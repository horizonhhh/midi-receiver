==> flow/design.v <==
module receiver (CLK, DATA, RESET, LED, BIT, BYTE, MSG);
	input wire CLK, DATA, RESET;
	output wire[7:0] LED;
	reg[1:0] data;
	reg CLK_EN;
	wire NOTE_SAMPLE;
	wire SAMPLE;
	output wire[3:0] BIT;
	output wire[1:0] BYTE;
	output wire MSG;
	wire[7:0] NOTE;
	reg[1:0] dis_r;
	wire DISABLE;
	timer t	(CLK, CLK_EN, RESET, SAMPLE, BIT, BYTE, MSG);
	note n	(CLK, NOTE_SAMPLE, DATA, RESET, NOTE);
	assign DISABLE = BIT[0] & BIT[3] & DATA;
	assign NOTE_SAMPLE = SAMPLE && (BIT != 4'b0 && BIT != 4'b1001) && (BYTE == 2'b1) && !MSG;
	assign LED = NOTE & { MSG, MSG, MSG, MSG, MSG, MSG, MSG, MSG };
	always @(posedge CLK) begin
		if (!RESET) begin
			data <= 2'b0;
			dis_r <= 2'b0;
			CLK_EN <= 0;
		end
		else begin
			data[0] <= DATA;
			data[1] <= data[0];
			dis_r[0] <= DISABLE;
			dis_r[1] <= dis_r[0];
			if((dis_r[0] && !dis_r[1] && DISABLE)) CLK_EN <= 0;
			else if (CLK_EN || (!data[0] && data[1] && !DATA)) CLK_EN <= 1;
		end
	end
endmodule
module timer (CLK, EN, RESET, SAMPLE, BIT, BYTE, MSG);
	input wire CLK, EN, RESET;
	output reg SAMPLE;
	reg[6:0] TIME;
	output reg[3:0] BIT;
	output reg[1:0] BYTE;
	output reg MSG;
	reg[1:0] en_reg;
	parameter TIME_START = 7'b0000000;
	parameter TIME_SAMPLE = 7'b1000000;
	parameter OVF_TIME = 7'b1111111;
	parameter OVF_BIT = 4'b1001;
	parameter OVF_BYTE = 2'b10;
	always @(posedge CLK) begin
		en_reg[0] <= EN;
		en_reg[1] <= en_reg[0];
		if (!RESET) begin
			TIME <= 7'b0;
			BIT <= 4'b0;
			BYTE <= 2'b0;
			MSG <= 1'b0;
		end
		else if (EN) begin
			TIME <= TIME + 1'b1;
			if (TIME == TIME_SAMPLE) SAMPLE <= 1;
			else SAMPLE <= 0;
			if (!en_reg[1]) BIT <= 4'b0;
			else if (TIME == OVF_TIME) begin
				BIT <= BIT + 1'b1;
				if (BIT == OVF_BIT - 1) begin
					if (BYTE == OVF_BYTE) begin
						BYTE <= 2'b0;
						MSG <= MSG + 1'b1;
					end
					else BYTE <= BYTE + 1'b1;
				end
			end
		end
	end
endmodule
module note (CLK, SAMPLE, DATA, RESET, NOTE);
	input wire CLK, DATA, SAMPLE, RESET;
	output reg[0:7] NOTE;
	always @(posedge CLK) begin
		if (!RESET) NOTE <= 8'b0;
		else if (SAMPLE) begin
			NOTE[7] <= NOTE[6];
			NOTE[6] <= NOTE[5];
			NOTE[5] <= NOTE[4];
			NOTE[4] <= NOTE[3];
			NOTE[3] <= NOTE[2];
			NOTE[2] <= NOTE[1];
			NOTE[1] <= NOTE[0];
			NOTE[0] <= DATA;
		end
	end
endmodule
# Tool chain data of receiver
# What the tools print for receiver, step after step.
# Lines are those of the file above, counted from 1.
# Operators: Yosys type, input widths -> output width; for muxes data width and select width s.
# Cell names lack the library's common part.
# The mark -- stands for no value.
# inputs
top	receiver
clk_port	CLK
cell_library	sky130hd
pvt_corner	tt_025C_1v80

# Elaborated design
# Source: Yosys, flattened and elaborated, memories not mapped. Widths are those after wreduce. Registers that Yosys merges into a memory's read port (data or address) are not register bits. Print and check cells do not count. Equal cells are merged and count once.
# word_totals
reg_bits	30
in_bits	3
# op_classes
reduce_and_logical	19
n_eq	7
mux	4
n_addsub	4
bitwise	4
# op_table
cell	count
$eq 7x7->1 const B	2
$logic_and 1x1->1	8
$and 8x8->8	1
$mux 4	2
$add 7x1->7 const B	1
$reduce_and 5->1	1
$logic_not 1->1	4
$reduce_and 2->1	2
$add 4x1->4 const B	1
$eq 4x4->1 const B	1
$ne 4x4->1 const B	1
$reduce_and 4->1	1
$reduce_bool 4->1	1
$and 1x1->1	2
$add 2x1->2 const B	1
$eq 2x1->1 const B	1
$eq 2x2->1 const B	1
$ne 2x2->1 const B	1
$reduce_or 2->1	1
$mux 2	1
$add 1x1->1 const B	1
$logic_or 1x1->1	1
$not 1->1	1
$mux 1	1

# Longest topological paths
# Depth = most cells in a row (Yosys ltp): at word level without a register or memory, in the mapped netlist without a sequential cell, where the memories' decode and read muxes count.
# depth
depth_word	5
abc_area	0
depth_mapped	7
ltp_nobuf	6

# Mapped cells and area
# The flow's flattened synthesis, as Yosys stat reports it; memories are mapped. The netlist is that of the ABC_AREA named above (0 if unset); the other value can give another one.
# synth_totals
cell_count	152
seq_area_um2	610.6
ffs	30
mapped_area_um2	1370.1
# by_type
cell_type	count	type_area_um2
dfxtp_1	29	580.557
and2_1	17	106.352
nand3_1	16	80.077
ha_1	5	62.56
nand2_1	16	60.058
o21ai_1	8	40.038
a21boi_0	4	30.029
edfxtp_1	1	30.029
o21ai_0	6	30.029
nand4b_1	3	26.275
xnor2_1	3	26.275
inv_1	6	22.522
nand4_4	1	21.27
mux2i_1	2	20.019
xor2_1	2	17.517
buf_4	2	15.014
clkbuf_1	4	15.014
nor2_1	4	15.014
# Not listed: further types 17, cells in them 23.
# By module: a second synthesis without flattening, with its own total; a netlist apart from the flattened one above.
# hier_totals
hier_cells	141
area_unflattened_um2	1381.3
# Each row is one instance without its submodules.
# modules
mod	n_cells	area_um2	instances
timer	90	834.6	1
note	25	301.5	1
receiver	26	245.2	1

# Worst setup path after synthesis
# OpenSTA on the mapped netlist: ideal clock, no wires. The path of least setup slack (recovery checks aside). Input and output delay are each 20% of the period. Register names are those of the netlist, which keeps one name where synthesis merged equal registers.
# synth_timing
kind	reg2reg
start	register t.BIT[0]
end	register n.NOTE[2]
launch_ps	0
delay_ps	1515
setup_time_ps	117
arrival_time_ps	1398
path_stages	8
slack_ps	726
clock_period_ps	2240
n_path_buf	1
period_less_setup_slack_ps	1514
# "delay_ps" is the arrival time less input delay plus setup time.
# "path_stages": output pins that drive a net of the path, with the launching flip-flop's if there is one; two outputs of one cell count as two.
# "period_less_setup_slack_ps" = period - worst setup slack (recovery checks aside). The figure is calculated, with input and output delays left at 20% of the set period.
# The rows between start and end are the longest chain of elaborated cells between them; the timing report does not say that the signal goes this way. Where chains are equally long, one stands for them.
# Each line given opens the expression or statement behind the cell; cells for indexed reads and writes are added by Yosys, which also makes memories of some case tables.
# At most two assigning lines are given for a register; there are more.
# synth_between
cell_sequence	dfxtp_1 inv_1 ha_1 mux2i_1 o2111ai_2 buf_6 nand3_1 o21ai_1
elab_chain_cells	5
cone_cells	6
# synth_lines
item	line_no	source
start: declaration	39	output reg[3:0] BIT;
start: assignment	53	BIT <= 4'b0;
start: assignment	63	BIT <= BIT + 1'b1;
$reduce_bool 4->1	17	assign NOTE_SAMPLE = SAMPLE && (BIT != 4'b0 && BIT != 4'b1001) && (BYTE == 2'b1) && !MSG;
$logic_and 1x1->1 (4 in a row)	17
end: assignment	79	if (!RESET) NOTE <= 8'b0;
end: assignment	86	NOTE[2] <= NOTE[1];
end: declaration	77	output reg[0:7] NOTE;

# Worst path after layout
# Path of least setup slack in the final report of stored run 2 (OpenROAD, finished layout, wires in). Where an end is a register, its clock arrival counts in the times.
# The path's times are printed in steps of 10 ps; the period is the one set.
# layout_timing
kind	reg2out
start	register t.MSG
end	output LED[7]
launch_ps	280
n_path_buf	1
clock_period_ps	1450
slack_ps	60
output_delay_ps	290
path_stages	3
arrival_time_ps	1100
# The rows between start and end are the longest chain of elaborated cells between them; the timing report does not say that the signal goes this way. Where chains are equally long, one stands for them.
# layout_between
cell_sequence	dfxtp_4 and2_1 dlygate4sd2_1
elab_chain_cells	1
cone_cells	1
# layout_lines
item	line_no	source
start: declaration	41	output reg MSG;
start: assignment	55	MSG <= 1'b0;
start: assignment	67	MSG <= MSG + 1'b1;
$and 8x8->8	18	assign LED = NOTE & { MSG, MSG, MSG, MSG, MSG, MSG, MSG, MSG };
end: declaration	3	output wire[7:0] LED;

# Below are 2 stored runs of the flow (Yosys, OpenROAD; platform sky130hd) on receiver, each with its settings and what was measured, unordered. Constraints: input delay and output delay 20% of the set period each, output load 0.01 pF.
# By "achieved_period_ps" is meant the clock period of the run minus its worst setup slack. This is arithmetic on one report: input and output delays are still those of the set period (20% each).
# By "totalPower_mw" is meant OpenSTA's value without simulated activity: inputs other than the clock are taken to toggle once in ten clock periods, and the tool carries that through the logic.
# Among the settings, -- means not set for that run.
# Results: -- = not shown.
run name	period_ns	CORE_UTILIZATION	PLACE_DENSITY	CORE_ASPECT_RATIO	CELL_PAD_IN_SITES_DETAIL_PLACEMENT	GPL_ROUTABILITY_DRIVEN	CTS_CLUSTER_SIZE	CTS_CLUSTER_DIAMETER	CAP_MARGIN	MAX_ROUTING_LAYER	CORE_MARGIN	SLEW_MARGIN	PLACE_DENSITY_LB_ADDON	CELL_PAD_IN_SITES_GLOBAL_PLACEMENT	GPL_TIMING_DRIVEN	yosys.chip_area_um2	worst_hold_slack_ps	achieved_period_ps	fin_tns_ps	finish.stdcell_area_um2	final_die_area_um2	setup_worst_slack_ps	totalPower_mw
stored run 1	1.19	72	0.67	0.6	1	0	16	98	30	met4	2	20	--	--	--	--	--	--	--	--	--	--	--
stored run 2	1.45	35	--	1.35	0	--	--	329	20	--	2	20	0.16	0	1	1370.1	334	1386	0	1888.1	4436.4	64	1.738
# Stored run 1: no results, placement failed with DPL-0038
